==> flow/design.v <==
module debounce #(
    parameter CLK_FREQ_HZ = 100_000_000,
    parameter DEBOUNCE_MS = 20
)(
    input  wire clk,
    input  wire btn_in,
    output reg  btn_pressed_pulse
);
    localparam integer CNT_MAX = (CLK_FREQ_HZ/1000) * DEBOUNCE_MS;
    reg [31:0] cnt;
    reg btn_sync_0, btn_sync_1;
    reg btn_stable;
    always @(posedge clk) begin
        btn_sync_0 <= btn_in;
        btn_sync_1 <= btn_sync_0;
    end
    always @(posedge clk) begin
        if (btn_sync_1 == btn_stable) begin
            cnt <= 0;
            btn_pressed_pulse <= 1'b0;
        end else begin
            if (cnt < CNT_MAX) begin
                cnt <= cnt + 1;
                btn_pressed_pulse <= 1'b0;
            end else begin
                btn_stable <= btn_sync_1;
                btn_pressed_pulse <= btn_sync_1 & ~btn_stable;
                cnt <= 0;
            end
        end
    end
endmodule
module parking_ctrl #(
    parameter MAX_SPACES = 20
)(
    input  wire clk,
    input  wire rst,            
    input  wire entry_pulse,    
    input  wire exit_pulse,     
    output reg  [5:0] count,    
    output wire full,
    output wire available
);
    assign full = (count == MAX_SPACES);
    assign available = (count < MAX_SPACES);
    always @(posedge clk) begin
        if (rst) begin
            count <= 0;
        end else begin
            if (exit_pulse && (count > 0))
                count <= count - 1;
            else if (entry_pulse && (count < MAX_SPACES))
                count <= count + 1;
        end
    end
endmodule
`timescale 1ns/1ps
module sevenseg_mux #(
    parameter SEG_ACTIVE_LOW = 1,  
    parameter AN_ACTIVE_LOW  = 1,  
    parameter BIT_REVERSE    = 1   
)(
    input  wire        clk,
    input  wire        rst,
    input  wire [15:0] value,  
    output reg  [6:0]  seg,    
    output reg  [3:0]  an
);
    reg [15:0] refresh_cnt;
    always @(posedge clk or posedge rst) begin
        if (rst) refresh_cnt <= 0;
        else refresh_cnt <= refresh_cnt + 1;
    end
    wire [1:0] digit_idx = refresh_cnt[15:14];
    wire [3:0] d0 = value[3:0];
    wire [3:0] d1 = value[7:4];
    wire [3:0] d2 = value[11:8];
    wire [3:0] d3 = value[15:12];
    reg [3:0] cur_digit;
    always @(*) begin
        case (digit_idx)
            2'b00: cur_digit = d0;
            2'b01: cur_digit = d1;
            2'b10: cur_digit = d2;
            default: cur_digit = d3;
        endcase
    end
    reg [6:0] lut_high;  
    always @(*) begin
        case (cur_digit)
            4'd0: lut_high = 7'b1111110;  
            4'd1: lut_high = 7'b0110000;  
            4'd2: lut_high = 7'b1101101;  
            4'd3: lut_high = 7'b1111001;  
            4'd4: lut_high = 7'b0110011;  
            4'd5: lut_high = 7'b1011011;  
            4'd6: lut_high = 7'b1011111;  
            4'd7: lut_high = 7'b1110000;  
            4'd8: lut_high = 7'b1111111;  
            4'd9: lut_high = 7'b1111011;  
            default: lut_high = 7'b0000000;  
        endcase
    end
    reg [6:0] seg_out;
    integer ii;
    always @(*) begin
        if (BIT_REVERSE) begin
            for (ii = 0; ii < 7; ii = ii + 1)
                seg_out[ii] = lut_high[6-ii];
        end else begin
            seg_out = lut_high;
        end
    end
    always @(*) begin
        if (SEG_ACTIVE_LOW) seg = ~seg_out;
        else seg = seg_out;
        case (digit_idx)
            2'b00: an = (AN_ACTIVE_LOW ? 4'b1110 : 4'b0001);
            2'b01: an = (AN_ACTIVE_LOW ? 4'b1101 : 4'b0010);
            2'b10: an = (AN_ACTIVE_LOW ? 4'b1011 : 4'b0100);
            default: an = (AN_ACTIVE_LOW ? 4'b0111 : 4'b1000);
        endcase
    end
endmodule
`timescale 1ns/1ps
module top_parking #(
    parameter CLK_FREQ_HZ = 100_000_000,
    parameter DEBOUNCE_MS  = 20
)(
    input  wire        clk,         
    input  wire        btn_entry,   
    input  wire        btn_exit,    
    input  wire        btn_reset,   
    output wire [6:0]  seg,         
    output wire [3:0]  an,          
    output wire        dp,          
    output wire [15:0] leds         
);
    wire entry_pulse;
    wire exit_pulse;
    wire reset_pulse;
    debounce #(.CLK_FREQ_HZ(CLK_FREQ_HZ), .DEBOUNCE_MS(DEBOUNCE_MS)) db_entry (
        .clk(clk),
        .btn_in(btn_entry),
        .btn_pressed_pulse(entry_pulse)
    );
    debounce #(.CLK_FREQ_HZ(CLK_FREQ_HZ), .DEBOUNCE_MS(DEBOUNCE_MS)) db_exit (
        .clk(clk),
        .btn_in(btn_exit),
        .btn_pressed_pulse(exit_pulse)
    );
    debounce #(.CLK_FREQ_HZ(CLK_FREQ_HZ), .DEBOUNCE_MS(DEBOUNCE_MS)) db_reset (
        .clk(clk),
        .btn_in(btn_reset),
        .btn_pressed_pulse(reset_pulse)
    );
    wire [5:0] count;  
    wire full;
    wire available;
    parking_ctrl #(.MAX_SPACES(20)) ctrl (
        .clk(clk),
        .rst(reset_pulse),
        .entry_pulse(entry_pulse),
        .exit_pulse(exit_pulse),
        .count(count),
        .full(full),
        .available(available)
    );
    genvar i;
    generate
        for (i = 0; i < 14; i = i + 1) begin : LEDS_LOW
            assign leds[i] = (count > i) ? 1'b1 : 1'b0;
        end
    endgenerate
    assign leds[14] = available;
    assign leds[15] = full;
    wire [3:0] tens;
    wire [3:0] ones;
    assign tens = (count >= 20) ? 4'd2 : (count >= 10 ? 4'd1 : 4'd0);
    wire [5:0] tens_x10;
    assign tens_x10 = (tens == 4'd2) ? 6'd20 : (tens == 4'd1 ? 6'd10 : 6'd0);
    assign ones = count - tens_x10;  
    wire [15:0] show_value;
    assign show_value = {4'd0, 4'd0, tens, ones};
    assign dp = 1'b1;
sevenseg_mux disp (
    .clk(clk),
    .rst(1'b0),
    .value(show_value),
    .seg(seg),
    .an(an)
);
endmodule
==> Reports on top_parking <==
The steps from the RTL of top_parking to its reports follow in flow order.
Lines are those of the file above, counted from 1.
Operators carry their Yosys type and port widths (W data, S select, Z words).
Library cell names are shortened.
{ "design": {"top_module": "top_parking", "clk_port": "clk", "library": "sky130hd", "lib_corner": "tt_025C_1v80"} }

==> After elaboration <==
Yosys after proc, flatten, opt, wreduce and memory -nomap, before mapping. Memory bits, and registers merged into a memory's read port (data or address), are not among the register bits. Print and check cells are not counted. Equal cells are merged and count once.
Yosys's memory passes give these memory sizes; they may raise the number of words (mostly to a power of two), join words into wider ones and drop unused or constant bits.
{ "bits": {"ff_bits": 130, "latchBits": 0, "ramBits": 0, "romBits": 112, "clocked_rd_ports_x_width": 0, "n_memories": 1, "wordCells": 101} }
{ "op_classes": {"n_addsub": 7, "multipliers": 0, "n_div": 0, "cmp": 20, "equal": 8, "shift": 0, "muxes": 22, "n_logic": 13, "reduce_logical": 13} }
{ "memory_table": {"columns": ["memory", "words", "word_bits", "rd", "wr", "line", "text"], "rows": [
  ["(no name shown)", 16, 7, 1, 0, 90, "case (cur_digit)"]
]} }
{ "op_table": {"columns": ["operator", "n"], "rows": [
  ["$add A32 B1 Y32 const B", 3],
  ["$lt A32 B21 Y1 const B", 3],
  ["$gt A6 B4 Y1 const B", 6],
  ["$gt A6 B3 Y1 const B", 4],
  ["$add A16 B1 Y16 const B", 1],
  ["$mux W1", 15],
  ["$reduce_or A2 Y1", 6],
  ["$gt A6 B1 Y1 const B", 2],
  ["$gt A6 B2 Y1 const B", 2],
  ["$pmux W4 S3", 1],
  ["$mux W6", 2],
  ["$not A1 Y1", 9],
  ["$pmux W4 S2", 1],
  ["$mux W4", 2],
  ["$not A7 Y7", 1],
  ["$reduce_and A2 Y1", 3],
  ["$add A6 B1 Y6 const B", 1],
  ["$sub A6 B1 Y6 const B", 1],
  ["$ge A6 B4 Y1 const B", 1],
  ["$ge A6 B5 Y1 const B", 1],
  ["$lt A6 B5 Y1 const B", 1],
  ["$eq A6 B5 Y1 const B", 1],
  ["$eq A2 B1 Y1 const B", 2],
  ["$eq A2 B2 Y1 const B", 2],
  ["$sub A4 B4 Y4", 1],
  ["$eq A1 B1 Y1", 3],
  ["$and A1 B1 Y1", 3],
  ["$logic_and A1 B1 Y1", 2]
]} }
Other operator kinds: 3; their cells: 3.

==> Depth <==
Longest topological path by Yosys (ltp), each cell counted once; first at word level (registers and memories cut), then after technology mapping (sequential cells cut; the memories' decode and read muxes count).
{ "logic_depth": {"depth_word": 8, "ABC_AREA": 0, "depth_mapped": 12} }

==> Netlist <==
Source: synth_stat.txt of the flow (Yosys; design flattened, memories mapped). It holds for the ABC_AREA given above (unset counts as 0); a run with the other value may have another netlist.
The area totals of this step are shown rounded.
{ "types": {"columns": ["type", "n"], "rows": [
  ["dfxtp_1", 127],
  ["nor2_1", 100],
  ["xnor2_1", 38],
  ["xor2_1", 36],
  ["ha_1", 18],
  ["nand2_1", 48],
  ["nand3_1", 35],
  ["and4_1", 12],
  ["nand4_1", 16],
  ["inv_1", 25],
  ["edfxtp_1", 3],
  ["nor4_1", 11],
  ["and3_1", 10],
  ["a21oi_1", 10],
  ["o21ai_0", 10],
  ["nor3_1", 9],
  ["nand2b_1", 7],
  ["nor4_4", 2]
]} }
Other cell types: 36; their cells: 71.
{ "synth_totals": {"mapped_cells": 588, "synth_area_mm2": 0.0054, "ff_cells": 130} }
The figures by module come from a second, unflattened synthesis with its own total; it is not the netlist above.
{ "unflattened": {"hier_cells": 583, "area_unflattened_mm2": 0.0057} }
Rows give one instance, submodules left out.
{ "modules": {"columns": ["module", "instances", "cells", "mod_area_mm2", "seq_area_mm2"], "rows": [
  ["debounce", 3, 131, 0.0013, 0.00073],
  ["sevenseg_mux", 1, 92, 0.001, 0.0004],
  ["parking_ctrl (MAX_SPACES=20)", 1, 50, 0.00044, 0.00012],
  ["top_parking", 1, 48, 0.00028, 0]
]} }

==> Timing after synthesis <==
Path of least setup slack by OpenSTA after synthesis, without wires, with an ideal clock, recovery checks aside; 20% of the period is set as input and as output delay. Where synthesis merged equal registers, the netlist keeps one of their names.
{ "synth_path": {"path_type": "register -> output", "startpoint": "register ctrl.count[2]", "endpoint": "output seg[6]", "clock_period_ns": 3.47, "out_delay_ns": 0.694, "launch_ns": 0.000, "arrival_time_ns": 2.651, "required_time_ns": 2.776, "slack_ns": 0.125, "delay_ns": 2.651, "path_stages": 12, "n_path_buf": 2, "period_less_setup_slack_ns": 3.345} }
"delay_ns" is the arrival time less input delay plus setup time.
At an output port there is no setup time.
"path_stages": output pins that drive a net of the path, with the launching flip-flop's if there is one; two outputs of one cell count as two.
"period_less_setup_slack_ns" = period - worst setup slack (recovery checks aside). The figure is calculated, with input and output delays left at 20% of the set period.
Between the ends stands the longest chain of elaborated cells between them, by number of cells; it is not shown to be the way that was timed. Of several equally long chains one is given.
A line is the first line of the expression or statement that the cell stems from. Yosys adds cells for indexed reads and writes and turns some case tables into memories.
The chain passes a memory read, where the word-level depth is cut; so it can be longer than that depth.
A register here has more assigning lines than the two given.
{ "synth_between": {"path_cell_list": "dfxtp_1 buf_2 or3_1 a21oi_2 ha_1 inv_1 fa_1 clkbuf_1 inv_1 nand2_1 nor3b_1 nor4_2", "elab_chain_len": 10} }
{ "synth_rtl": {"columns": ["item", "line", "text"], "rows": [
  ["start: declaration", 40, "output reg  [5:0] count,"],
  ["start: assignment", 51, "count <= count - 1;"],
  ["start: assignment", 53, "count <= count + 1;"],
  ["$ge A6 B4 Y1", 179, "assign tens = (count >= 20) ? 4'd2 : (count >= 10 ? 4'd1 : 4'd0);"],
  ["$mux W1", 179, null],
  ["$mux W2", 179, null],
  ["$eq A2 B1 Y1", 181, "assign tens_x10 = (tens == 4'd2) ? 6'd20 : (tens == 4'd1 ? 6'd10 : 6'd0);"],
  ["$mux W4 (2 in a row)", 181, null],
  ["$sub A4 B4 Y4", 182, "assign ones = count - tens_x10;"],
  ["$pmux W4 S2", 81, "case (digit_idx)"],
  ["$mem_v2 Z16 W7", 90, "case (cur_digit)"],
  ["$not A7 Y7", 115, "if (SEG_ACTIVE_LOW) seg = ~seg_out;"],
  ["end: declaration", 134, "output wire [6:0]  seg,"]
]} }

==> Timing after layout <==
From the final timing report of run B: the path of least setup slack in the routed layout; clock arrival at registers is part of the times.
{ "layout_path": {"path_type": "register -> output", "startpoint": "register ctrl.count[2]", "endpoint": "output seg[2]", "clock_period_ns": 4.05, "out_delay_ns": 0.81, "launch_ns": 0.41, "arrival_time_ns": 3.05, "required_time_ns": 3.24, "slack_ns": 0.19, "path_stages": 13, "n_path_buf": 2} }
Between the ends stands the longest chain of elaborated cells between them, by number of cells; it is not shown to be the way that was timed. Of several equally long chains one is given.
The chain passes a memory read, where the word-level depth is cut; so it can be longer than that depth.
A register here has more assigning lines than the two given.
{ "layout_between": {"path_cell_list": "dfxtp_2 or3_1 a21oi_2 ha_1 inv_1 fa_1 inv_1 o21ai_1 o211ai_2 buf_6 mux2i_1 a21oi_1 dlygate4sd2_1", "elab_chain_len": 10} }
{ "layout_rtl": {"columns": ["item", "line", "text"], "rows": [
  ["start: declaration", 40, "output reg  [5:0] count,"],
  ["start: assignment", 51, "count <= count - 1;"],
  ["start: assignment", 53, "count <= count + 1;"],
  ["$ge A6 B4 Y1", 179, "assign tens = (count >= 20) ? 4'd2 : (count >= 10 ? 4'd1 : 4'd0);"],
  ["$mux W1", 179, null],
  ["$mux W2", 179, null],
  ["$eq A2 B1 Y1", 181, "assign tens_x10 = (tens == 4'd2) ? 6'd20 : (tens == 4'd1 ? 6'd10 : 6'd0);"],
  ["$mux W4 (2 in a row)", 181, null],
  ["$sub A4 B4 Y4", 182, "assign ones = count - tens_x10;"],
  ["$pmux W4 S2", 81, "case (digit_idx)"],
  ["$mem_v2 Z16 W7", 90, "case (cur_digit)"],
  ["$not A7 Y7", 115, "if (SEG_ACTIVE_LOW) seg = ~seg_out;"],
  ["end: declaration", 134, "output wire [6:0]  seg,"]
]} }

Ticket comment

Module top_parking, platform sky130hd: 2 stored runs of the flow (Yosys, OpenROAD) with differing settings, in no particular order. Input and output delays are each 20% of the period that was set; the output load is 0.01 pF.
By "achievedPeriod_ns" is meant the clock period of the run minus its worst setup slack. This is arithmetic on one report: input and output delays are still those of the set period (20% each).
"worst_setup_path_time_ns" = time allowed to the worst setup path (clock period - input delay - output delay, where it has them) - its slack; a late launch clock adds to it, a late capture clock takes from it.
The measured numbers are rounded.

Run A
==> flow/run.sh <==
#!/bin/bash
# the make line also repeats the synthesis and layout settings of config.mk as NAME=value (left out here)
make -C /OpenROAD-flow-scripts/flow DESIGN_CONFIG=/design/flow/config.mk WORK_HOME=/design/flow/orfs CLKGATE_MAP_FILE= finish
==> flow/config.mk <==
export PLATFORM = sky130hd
export DESIGN_NAME = top_parking
export DESIGN_NICKNAME = top_parking
export VERILOG_FILES = /design/flow/design.v
export SDC_FILE = /design/flow/constraint.sdc
export NUM_CORES = 4
export LEC_CHECK = 0
export CAP_MARGIN = 20
export CELL_PAD_IN_SITES_GLOBAL_PLACEMENT = 1
export CORE_MARGIN = 2
export CORE_UTILIZATION = 72
export CTS_CLUSTER_SIZE = 43
export GPL_ROUTABILITY_DRIVEN = 1
export SLEW_MARGIN = 20
export TNS_END_PERCENT = 90
==> flow/constraint.sdc <==
create_clock -name core_clock -period 3.23 [get_ports {clk}]
set_input_delay 0.6460 -clock core_clock [delete_from_list [all_inputs] [get_ports {clk}]]
set_output_delay 0.6460 -clock core_clock [all_outputs]
set_load 0.01 [all_outputs]

==> results of run A, as JSON <==
{
  "outcome": "did not finish, placement stopped with GPL-0301"
}

Run B
==> flow/run.sh <==
#!/bin/bash
# the make line also repeats the synthesis and layout settings of config.mk as NAME=value (left out here)
make -C /OpenROAD-flow-scripts/flow DESIGN_CONFIG=/design/flow/config.mk WORK_HOME=/design/flow/orfs CLKGATE_MAP_FILE= finish
==> flow/config.mk <==
export PLATFORM = sky130hd
export DESIGN_NAME = top_parking
export DESIGN_NICKNAME = top_parking
export VERILOG_FILES = /design/flow/design.v
export SDC_FILE = /design/flow/constraint.sdc
export NUM_CORES = 4
export LEC_CHECK = 0
export CAP_MARGIN = 20
export CORE_MARGIN = 2
export CORE_UTILIZATION = 40
export SLEW_MARGIN = 20
==> flow/constraint.sdc <==
create_clock -name core_clock -period 4.05 [get_ports {clk}]
set_input_delay 0.8100 -clock core_clock [delete_from_list [all_inputs] [get_ports {clk}]]
set_output_delay 0.8100 -clock core_clock [all_outputs]
set_load 0.01 [all_outputs]

==> results of run B, as JSON <==
{
  "synthesis_area_mm2": 0.0054,
  "die_area_mm2": 0.015,
  "final_stdcell_area_mm2": 0.0066,
  "ws_setup_ns": 0.19,
  "ws_hold_ns": 0.32,
  "achievedPeriod_ns": 3.855,
  "worst_setup_path_time_ns": 3.05,
  "critical_path_type": "register -> output"
}
